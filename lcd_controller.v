==> flow/design.v <==
`timescale 1ns / 1ps
module lcd_controller(
				SYS_CLK_50M,		 
				SYS_RST,				 
				LCD_RS,				 
				LCD_RW,				 
				LCD_E,				 
				LCD_DATA,			 
				SF_OE,				 
				SF_CE,				 
				SF_WE					 
    );
	input SYS_CLK_50M;
	input SYS_RST;
	output LCD_RS;
	output LCD_RW;
	output LCD_E;
	output [7:4]LCD_DATA;
	output SF_OE;
	output SF_CE;
	output SF_WE;
	reg LCD_RS;
	reg LCD_E;
	reg [7:4]LCD_DATA;
	reg [5:0]state;
	reg [20:0]timer;
	assign LCD_RW = 0;	 
	assign SF_OE = 1'b1;
	assign SF_CE = 1'b1;
	assign SF_WE = 1'b1;
	always @ (posedge SYS_CLK_50M or posedge SYS_RST)
	begin
		if (SYS_RST == 1'b1) 
			begin 
				timer <= 0; 
				state <= 0; 
				LCD_E <= 0;
				LCD_RS <= 0;
				LCD_DATA <= 4'b0000;
			end
		else
			begin
				case (state)
					0: begin
							LCD_RS <= 0; LCD_E <= 0; LCD_DATA <= 4'b0000;
							if (timer == 750000) 	 
								begin 
									LCD_E <= 1;
									LCD_DATA <= 4'b0011;		 
									timer <= 0;	state <= state + 1; end
							else	timer <= timer + 1;
						end	 
					1: begin
							if (timer == 12)				 
								begin 
									LCD_E <= 0; 			 
									LCD_DATA <= 4'b0000;		 
									timer <= 0; state <= state + 1; 
								end
							else timer <= timer + 1;
						end	 
					2: begin			
							if (timer == 205000)		 
								begin 
									LCD_E <= 1;
									LCD_DATA <= 4'b0011;		 
									timer <= 0; state <= state + 1; 
								end
							else	timer <= timer + 1;
						end	 
					3:	begin
							if (timer == 12)			 
								begin
									LCD_E <= 0;					 
									LCD_DATA <= 4'b0000;		 
									timer <= 0; state <= state + 1; 
								end
							else	timer <= timer + 1;
						end	 
					4: begin
							if (timer == 5000)		 
								begin
									LCD_E <= 1;
									LCD_DATA <= 4'b0011; 	 
									timer <= 0; state <= state + 1;	
								end
							else	timer <= timer + 1;
						end	 
					5: begin
							if (timer == 12)			 
								begin 
									LCD_E <= 0; 				 
									LCD_DATA <= 4'b0000;		 
									timer <= 0;	state <= state + 1; 
								end
							else	timer <= timer + 1;
						end	 
					6: begin
							if (timer == 2000)		 
								begin	
									LCD_E <= 1;
									LCD_DATA <= 4'b0010;		 
									timer <= 0;	state <= state + 1;	
								end
							else	timer <= timer + 1;
						end	 
					7: begin
							if (timer == 12)			 
								begin	
									LCD_E <= 0;				 
									LCD_DATA <= 4'b0000;		 
									timer <= 0; state <= state + 1;	
								end
							else	timer <= timer + 1;
						end	 
					8:	begin
							if (timer == 2000)	 
								begin	
									LCD_E <= 1; 
									LCD_DATA <= 4'b0010;  
									timer <= 0; state <= state + 1; 
								end
							else	timer <= timer + 1;
						end	 
					9: begin
							LCD_E <= 0;				
							if (timer == 50)		 
								begin 
									LCD_E <= 1; 
									LCD_DATA <= 4'b1000;  
									timer <= 0; state <= state + 1; 
								end  
							else	timer <= timer + 1;
						 end	 
					10: begin
							LCD_E <= 0; 
							if (timer == 2000)	 
								begin 
									LCD_E <= 1; 
									LCD_DATA <= 4'b0000;  
									timer <= 0; state <= state + 1; end  
							else	timer <= timer + 1;
						end	 
					11: begin 
							LCD_E <= 0;
							if (timer == 50)  
								begin 
									LCD_E <= 1;
									LCD_DATA <= 4'b0110;  
									timer <= 0; state <= state + 1; 
								end
							else timer <= timer + 1;
						 end	 
					12: begin
							LCD_E <= 0;		
							if (timer == 2000)	 
								begin 
									LCD_E <= 1;
									LCD_DATA <= 4'b0000;  
									timer <= 0;  timer <= 0; state <= state + 1; 
								end  
							else	timer <= timer + 1;
						 end	 
					13: begin
							LCD_E <= 0; 
							if (timer == 50)	 
								begin	
									LCD_E <= 1;
									LCD_DATA <= 4'b1100;  
									timer <= 0; state <= state + 1; end  
							else	timer <= timer + 1;
						 end	 
					14: begin 
							LCD_E <= 0;  
							if (timer == 2000)	 
								begin 
									LCD_E <= 1; 
									LCD_DATA <= 4'b0000;  
									timer <= 0; state <= state + 1; end
							else timer <= timer + 1;
						 end	 
					15: begin
							LCD_E <= 0;					
							if (timer == 50)		 
								begin 
									LCD_E <= 1; 
									LCD_DATA <= 4'b0001;  
									timer <= 0; state <= state + 1; end  
							else	timer <= timer + 1;
						 end	 
					16: begin 
							LCD_E <= 0; 
							if (timer == 2000)	 
								begin
									LCD_E <= 1; 
									LCD_DATA <= 4'b1000;  
									timer <= 0; state <= state + 1;
								end
							else timer <= timer + 1;
						end	 
					17: begin
							LCD_E <= 0;				
							if (timer == 50)		 
								begin 
									LCD_E <= 1; 
									LCD_DATA <= 4'b0000;  
									timer <= 0; state <= state + 1; 
								end  
							else	timer <= timer + 1;
						 end	 
					18: begin 
							LCD_E <= 0;
							if (timer == 2000)	 
								begin
									LCD_RS <= 1; LCD_E <= 1;
									LCD_DATA <= 4'b0100;  
									timer <= 0; state <= state + 1; 
								end
							else timer <= timer + 1;
						 end	 
					19: begin
							LCD_E <= 0;				
							if (timer == 50)		 
								begin timer <= 0; LCD_E <= 1; LCD_DATA <= 4'b0001; state <= 0; end   
							else	timer <= timer + 1;
						 end	 
				endcase	
			end	 
	end	 
endmodule
==> Step by step through the tools: lcd_controller <==
The steps from the RTL of lcd_controller to its reports follow in flow order.
Line numbers count from 1 in the design file above.
Operators carry their Yosys type and port widths (W data, S select, Z words).
Cell names lack the library's common part.
{ "design": {"top_module": "lcd_controller", "clk_port": "SYS_CLK_50M", "lib": "sky130hd", "corner": "tt_025C_1v80"} }

==> Word-level counts <==
Source: Yosys, flattened and elaborated, memories not mapped. Widths are those after wreduce. Registers that Yosys merges into a memory's read port (data or address) are not register bits. Print and check cells do not count. Equal cells are merged and count once.
{ "bits": {"output_inout_bits": 10, "ff_bits": 33} }
{ "classes": {"n_mux": 38, "equal": 41, "addsub": 2, "n_reduce_logical": 15} }
{ "op_table": {"columns": ["cell", "n"], "rows": [
  ["$pmux W21 S6", 1],
  ["$mux W21", 6],
  ["$pmux W4 S13", 1],
  ["$eq A6 B4 Y1 const B", 8],
  ["$mux W4", 12],
  ["$pmux W6 S7", 1],
  ["$mux W6", 7],
  ["$eq A6 B3 Y1 const B", 4],
  ["$eq A6 B5 Y1 const B", 4],
  ["$add A21 B1 Y21 const B", 1],
  ["$eq A21 B11 Y1 const B", 1],
  ["$eq A21 B13 Y1 const B", 1],
  ["$eq A21 B18 Y1 const B", 1],
  ["$eq A21 B20 Y1 const B", 1],
  ["$eq A21 B4 Y1 const B", 1],
  ["$eq A21 B6 Y1 const B", 1],
  ["$ne A2 B2 Y1 const B", 10],
  ["$reduce_bool A20 Y1", 1],
  ["$reduce_and A13 Y1", 1],
  ["$ne A2 B1 Y1 const B", 6],
  ["$eq A6 B2 Y1 const B", 2],
  ["$reduce_or A5 Y1", 2],
  ["$reduce_and A8 Y1", 1],
  ["$reduce_or A7 Y1", 1],
  ["$pmux W1 S7", 1],
  ["$mux W1", 7],
  ["$add A6 B1 Y6 const B", 1],
  ["$eq A6 B1 Y1 const B", 1]
]} }
Not listed: further kinds 10, cells in them 11.

==> Longest topological paths <==
Yosys ltp: most cells in a row. Word level: on the elaborated netlist, between registers, memories and ports. Mapped: between sequential cells and ports; inverters and the memories' decode and read muxes count.
{ "depth": {"depth_word": 4, "ABC_AREA": 0, "depth_mapped": 11, "mapped_depth_nobuf": 9} }

==> Mapped cells and area <==
Yosys stat after the flow's synthesis: flattened, memories mapped to cells. It holds for the ABC_AREA given above (unset counts as 0); a run with the other value may have another netlist.
{ "types": {"columns": ["cell_type", "n"], "rows": [
  ["dfrtp_1", 33],
  ["nor2_1", 28],
  ["ha_1", 7],
  ["xor2_1", 10],
  ["mux2_2", 7],
  ["nand3_1", 15],
  ["and3_1", 10],
  ["nand2_1", 16],
  ["a31oi_1", 9],
  ["xnor2_1", 6],
  ["a21oi_1", 10],
  ["inv_1", 12],
  ["nor3_1", 8],
  ["nand4_1", 6],
  ["nor4_1", 6],
  ["buf_2", 6],
  ["buf_4", 4],
  ["a2bb2oi_4", 1]
]} }
Not listed: further types 36, cells in them 63.
{ "synth_totals": {"stdcells": 257, "n_buf": 15, "synth_area_mm2": 0.0022584, "flip_flops": 33} }

==> Timing after synthesis <==
Source: OpenSTA report_checks on the synthesized netlist (no wires, ideal clock, input and output delay 20% of the period each), path of least setup slack; recovery checks are left aside. Register names are those of the netlist, which keeps one name where synthesis merged equal registers.
{ "synth_path": {"kind": "reg-to-reg", "start": "register timer[16]", "end": "register LCD_DATA[4]", "slack_ns": 0.552, "n_path_buf": 1, "path_stages": 9, "delay_ns": 2.348, "clock_period_ns": 2.9, "arrival_ns": 2.223, "setup_ns": 0.125, "synth_period_reached_ns": 2.348} }
"delay_ns" = arrival - input delay + setup time.
"path_stages" counts driving pins, that of a launching flip-flop among them; a cell with two outputs on the path counts twice.
"synth_period_reached_ns" is the clock period less the worst setup slack; recovery checks do not enter. This is arithmetic on one report: input and output delays are still those of the set period (20% each).
Between the ends stands the longest chain of elaborated cells between them, by number of cells; it is not shown to be the way that was timed. Of several equally long chains one is given.
A line is the first line of the expression or statement that the cell stems from. Yosys adds cells for indexed reads and writes and turns some case tables into memories.
At most two assigning lines are given for a register; there are more.
{ "synth_between": {"cell_sequence": "dfrtp_1 > buf_6 > or4_4 > and4b_1 > a2111oi_1 > nor3_4 > nand2_4 > nor2_2 > mux2_2", "elab_chain_cells": 3} }
{ "synth_rtl": {"columns": ["element", "line_no", "text"], "rows": [
  ["start, declared", 26, "reg [20:0]timer;"],
  ["start, assigned", 51, "else timer <= timer + 1;"],
  ["start, assigned", 60, "else timer <= timer + 1;"],
  ["$eq A21 B6 Y1", 184, "if (timer == 50)"],
  ["$mux W4", 184, null],
  ["$pmux W4 S13", 43, "case (state)"],
  ["end, assigned", 39, "LCD_DATA <= 4'b0000;"],
  ["end, assigned", 45, "LCD_RS <= 0; LCD_E <= 0; LCD_DATA <= 4'b0000;"],
  ["end, declared", 18, "output [7:4]LCD_DATA;"]
]} }

==> Worst path after layout <==
From the final timing report of job 2: the path of least setup slack in the routed layout; clock arrival at registers is part of the times.
{ "layout_path": {"kind": "reg-to-reg", "start": "register timer[16]", "end": "register LCD_DATA[4]", "n_path_buf": 1, "arrival_ns": 2.69, "setup_ns": 0.11, "path_stages": 9, "slack_ns": -0.92, "clock_period_ns": 1.58} }
Between the ends stands the longest chain of elaborated cells between them, by number of cells; it is not shown to be the way that was timed. Of several equally long chains one is given.
At most two assigning lines are given for a register; there are more.
{ "layout_between": {"cell_sequence": "dfrtp_1 > or4_4 > and4b_2 > and3_4 > a2bb2oi_4 > buf_6 > nand2_8 > nor2_4 > mux2_4", "elab_chain_cells": 3} }
{ "layout_rtl": {"columns": ["element", "line_no", "text"], "rows": [
  ["start, declared", 26, "reg [20:0]timer;"],
  ["start, assigned", 51, "else timer <= timer + 1;"],
  ["start, assigned", 60, "else timer <= timer + 1;"],
  ["$eq A21 B6 Y1", 184, "if (timer == 50)"],
  ["$mux W4", 184, null],
  ["$pmux W4 S13", 43, "case (state)"],
  ["end, assigned", 39, "LCD_DATA <= 4'b0000;"],
  ["end, assigned", 45, "LCD_RS <= 0; LCD_E <= 0; LCD_DATA <= 4'b0000;"],
  ["end, declared", 18, "output [7:4]LCD_DATA;"]
]} }

==> results <==
Record of 2 stored runs of the RTL-to-layout flow on lcd_controller, platform sky130hd. The runs are unordered. Constraints: input delay and output delay 20% of the set period each, output load 0.01 pF.
"period_less_ws_ns" = clock period - worst setup slack. The figure is calculated, with input and output delays left at 20% of the set period.
"worst_path_time_ns" = time allowed to the worst setup path (clock period - input delay - output delay, where it has them) - its slack; a late launch clock adds to it, a late capture clock takes from it.
By "power.total_mw" is meant OpenSTA's value without simulated activity: inputs other than the clock are taken to toggle once in ten clock periods, and the tool carries that through the logic.

Job 1
==> flow/run.sh <==
#!/bin/bash
# the make line also repeats the synthesis and layout settings of config.mk as NAME=value (left out here)
make -C /OpenROAD-flow-scripts/flow DESIGN_CONFIG=/design/flow/config.mk WORK_HOME=/design/flow/orfs CLKGATE_MAP_FILE= finish
==> flow/config.mk <==
export PLATFORM = sky130hd
export DESIGN_NAME = lcd_controller
export DESIGN_NICKNAME = lcd_controller
export VERILOG_FILES = /design/flow/design.v
export SDC_FILE = /design/flow/constraint.sdc
export NUM_CORES = 4
export LEC_CHECK = 0
export ABC_AREA = 1
export CAP_MARGIN = 20
export CELL_PAD_IN_SITES_GLOBAL_PLACEMENT = 3
export CORE_ASPECT_RATIO = 0.78
export CORE_MARGIN = 2
export CORE_UTILIZATION = 43
export CTS_CLUSTER_DIAMETER = 277
export CTS_CLUSTER_SIZE = 56
export HOLD_SLACK_MARGIN = 0.18
export MAX_ROUTING_LAYER = met5
export MIN_ROUTING_LAYER = met1
export PLACE_DENSITY_LB_ADDON = 0.22
export SLEW_MARGIN = 20
==> flow/constraint.sdc <==
create_clock -name core_clock -period 1.56 [get_ports {SYS_CLK_50M}]
set_input_delay 0.3120 -clock core_clock [delete_from_list [all_inputs] [get_ports {SYS_CLK_50M}]]
set_output_delay 0.3120 -clock core_clock [all_outputs]
set_load 0.01 [all_outputs]

==> results of job 1, as JSON <==
{
  "outcome": "unfinished; error FLW-0024 in placement"
}

Job 2
==> flow/run.sh <==
#!/bin/bash
# the make line also repeats the synthesis and layout settings of config.mk as NAME=value (left out here)
make -C /OpenROAD-flow-scripts/flow DESIGN_CONFIG=/design/flow/config.mk WORK_HOME=/design/flow/orfs CLKGATE_MAP_FILE= finish
==> flow/config.mk <==
export PLATFORM = sky130hd
export DESIGN_NAME = lcd_controller
export DESIGN_NICKNAME = lcd_controller
export VERILOG_FILES = /design/flow/design.v
export SDC_FILE = /design/flow/constraint.sdc
export NUM_CORES = 4
export LEC_CHECK = 0
export CAP_MARGIN = 20
export CORE_MARGIN = 2
export CORE_UTILIZATION = 40
export SLEW_MARGIN = 20
==> flow/constraint.sdc <==
create_clock -name core_clock -period 1.58 [get_ports {SYS_CLK_50M}]
set_input_delay 0.3160 -clock core_clock [delete_from_list [all_inputs] [get_ports {SYS_CLK_50M}]]
set_output_delay 0.3160 -clock core_clock [all_outputs]
set_load 0.01 [all_outputs]

==> results of job 2, as JSON <==
{
  "power.total_mw": 1.695,
  "die_mm2": 0.0062631,
  "fin_util_pct": 66.1,
  "post_route_stdcell_area_mm2": 0.0036172,
  "setupTns_ns": -23.465,
  "timing.setup.ws_ns": -0.925,
  "period_less_ws_ns": 2.505,
  "worst_path_time_ns": 2.50,
  "worst_setup_path_type": "reg-to-reg",
  "synthesis_area_mm2": 0.0022584
}
